==> flow/design.v <==
`timescale 1ns / 1ps
module RegisterFile(ReadRegister1, ReadRegister2, WriteRegister, WriteData, RegWrite, Clk, ReadData1, ReadData2, v0, v1);
   input [4:0] ReadRegister1, ReadRegister2, WriteRegister;
   input RegWrite;
   output reg[31:0] ReadData1, ReadData2, v0, v1;
   input [31:0] WriteData;
   input Clk;
   reg [31:0] RegFile [0:31];
   initial begin
        RegFile[0] <= 32'h00000000;
        RegFile[1] <= 32'h00000000;
        RegFile[2] <= 32'h00000000;
        RegFile[3] <= 32'h00000000;
        RegFile[8] <= 32'h00000000;
        RegFile[9] <= 32'h00000000;
        RegFile[10] <= 32'h00000000;
        RegFile[11] <= 32'h00000000;
        RegFile[12] <= 32'h00000000;
        RegFile[13] <= 32'h00000000;
        RegFile[14] <= 32'h00000000;
        RegFile[15] <= 32'h00000000;
        RegFile[16] <= 32'h00000000;
        RegFile[17] <= 32'h00000000;
        RegFile[18] <= 32'h00000000;
        RegFile[19] <= 32'h00000000;
        RegFile[20] <= 32'h00000000;
        RegFile[21] <= 32'h00000000;
        RegFile[22] <= 32'h00000000;
        RegFile[23] <= 32'h00000000;
        RegFile[24] <= 32'h00000000;
        RegFile[25] <= 32'h00000000;
        RegFile[29] <= 32'd252; 
        RegFile[31] <= 32'h00000000;
    end
   always @(posedge Clk) begin
        if(RegWrite == 1) begin
            RegFile[WriteRegister] <= WriteData;
        end 
        else begin
            RegFile[WriteRegister] <= RegFile[WriteRegister];
        end
   end
   always @(negedge Clk) begin
        ReadData1 = RegFile[ReadRegister1];
        ReadData2 = RegFile[ReadRegister2];
        v0 <= RegFile[2];
        v1 <= RegFile[3];
   end
endmodule
# == From RTL to reports: RegisterFile ==
# What the tools print for RegisterFile, step after step.
# Lines are those of the file above, counted from 1.
# Cell names lack the library's common part.
# The mark -- stands for no value.
# inputs
top_module,RegisterFile
clock_port,Clk
library,sky130hd
corner,tt_025C_1v80

# == Word-level counts ==
# Source: Yosys, flattened and elaborated, memories not mapped. Widths are those after wreduce; folded enables and synchronous resets count as part of the registers. Registers that Yosys merges into a memory's read port (data or address) are not register bits. Print and check cells do not count. Equal cells are merged and count once.
# Yosys's memory passes give these memory sizes; they may raise the number of words (mostly to a power of two), join words into wider ones and drop unused or constant bits.
# word_totals
wordCells,9
regBits,0
out_inout_bits,128
memories,1
in_bits,49
mem_bits_rw,1024
# op_classes
mux,5
reduce_logical,1
eq_ne,1
bitwise,1
# mem_list
memory,size,width,line_no,rtl
RegFile,32,32,8,reg [31:0] RegFile [0:31];
# ops
cell,n
two-way mux 32 bit,3
AND reduction 2 bit,1
two-way mux 1 bit,2
!= test 1 bit with constant B,1
bitwise OR 1 bit,1

# == Depth ==
# Longest topological path by Yosys (ltp), each cell counted once; first at word level (registers and memories cut), then after technology mapping (sequential cells cut; the memories' decode and read muxes count).
# logic_depth
ltp_word,3
abc_area,0
depth_mapped,8
mapped_depth_nobuf,5

# == After synthesis ==
# The flow's flattened synthesis, as Yosys stat reports it; memories are mapped. The netlist is that of the ABC_AREA named above (0 if unset); the other value can give another one.
# by_type
type,n,area_total_um2
edfxtp_1,1024,3.07E+04
mux2i_1,1024,1.02E+04
dfxtp_1,128,2.56E+03
a22oi_1,192,1.44E+03
a22o_1,128,1.12E+03
nand3_1,194,970.931
a21oi_1,192,960.922
nand2_1,195,731.952
buf_6,45,506.736
a31oi_1,64,400.384
buf_4,47,352.838
buf_2,69,345.331
nor3_1,64,320.307
clkbuf_1,81,304.042
nor2_1,35,131.376
nand3b_1,5,37.536
clkbuf_4,4,30.029
buf_1,7,26.275
# Not listed: further types 7, cells in them 17.
# mapped
yosys_area_mm2,0.0513543
ff_cells,1152
mapped_cells,3515
sequential_area_mm2,0.0333119

# Measured results for RegisterFile: 2 stored runs of the Yosys and OpenROAD flow on sky130hd. The settings differ; the order carries no meaning. The constraints put input and output delay at 20% of the set period each and load the outputs with 0.01 pF.
# A setting shown as -- is not set for that run.
setting or result,entry A,entry B
period_ns,2.64,2.51
CAP_MARGIN,20,20
CORE_MARGIN,2,2
CORE_UTILIZATION,40,33
SLEW_MARGIN,20,40
PLACE_DENSITY,--,0.74
HOLD_SLACK_MARGIN,--,0.19
CELL_PAD_IN_SITES_GLOBAL_PLACEMENT,--,2
CELL_PAD_IN_SITES_DETAIL_PLACEMENT,--,1
TNS_END_PERCENT,--,35
GPL_ROUTABILITY_DRIVEN,--,0
MAX_ROUTING_LAYER,--,met4
die_mm2,0.131269,0.15879
stdcell_area_mm2,0.0684869,0.0671431
synthArea_mm2,0.0513543,0.0513543
ws_setup_ns,-0.464,-0.563
tns_ns,-52.059,-70.164
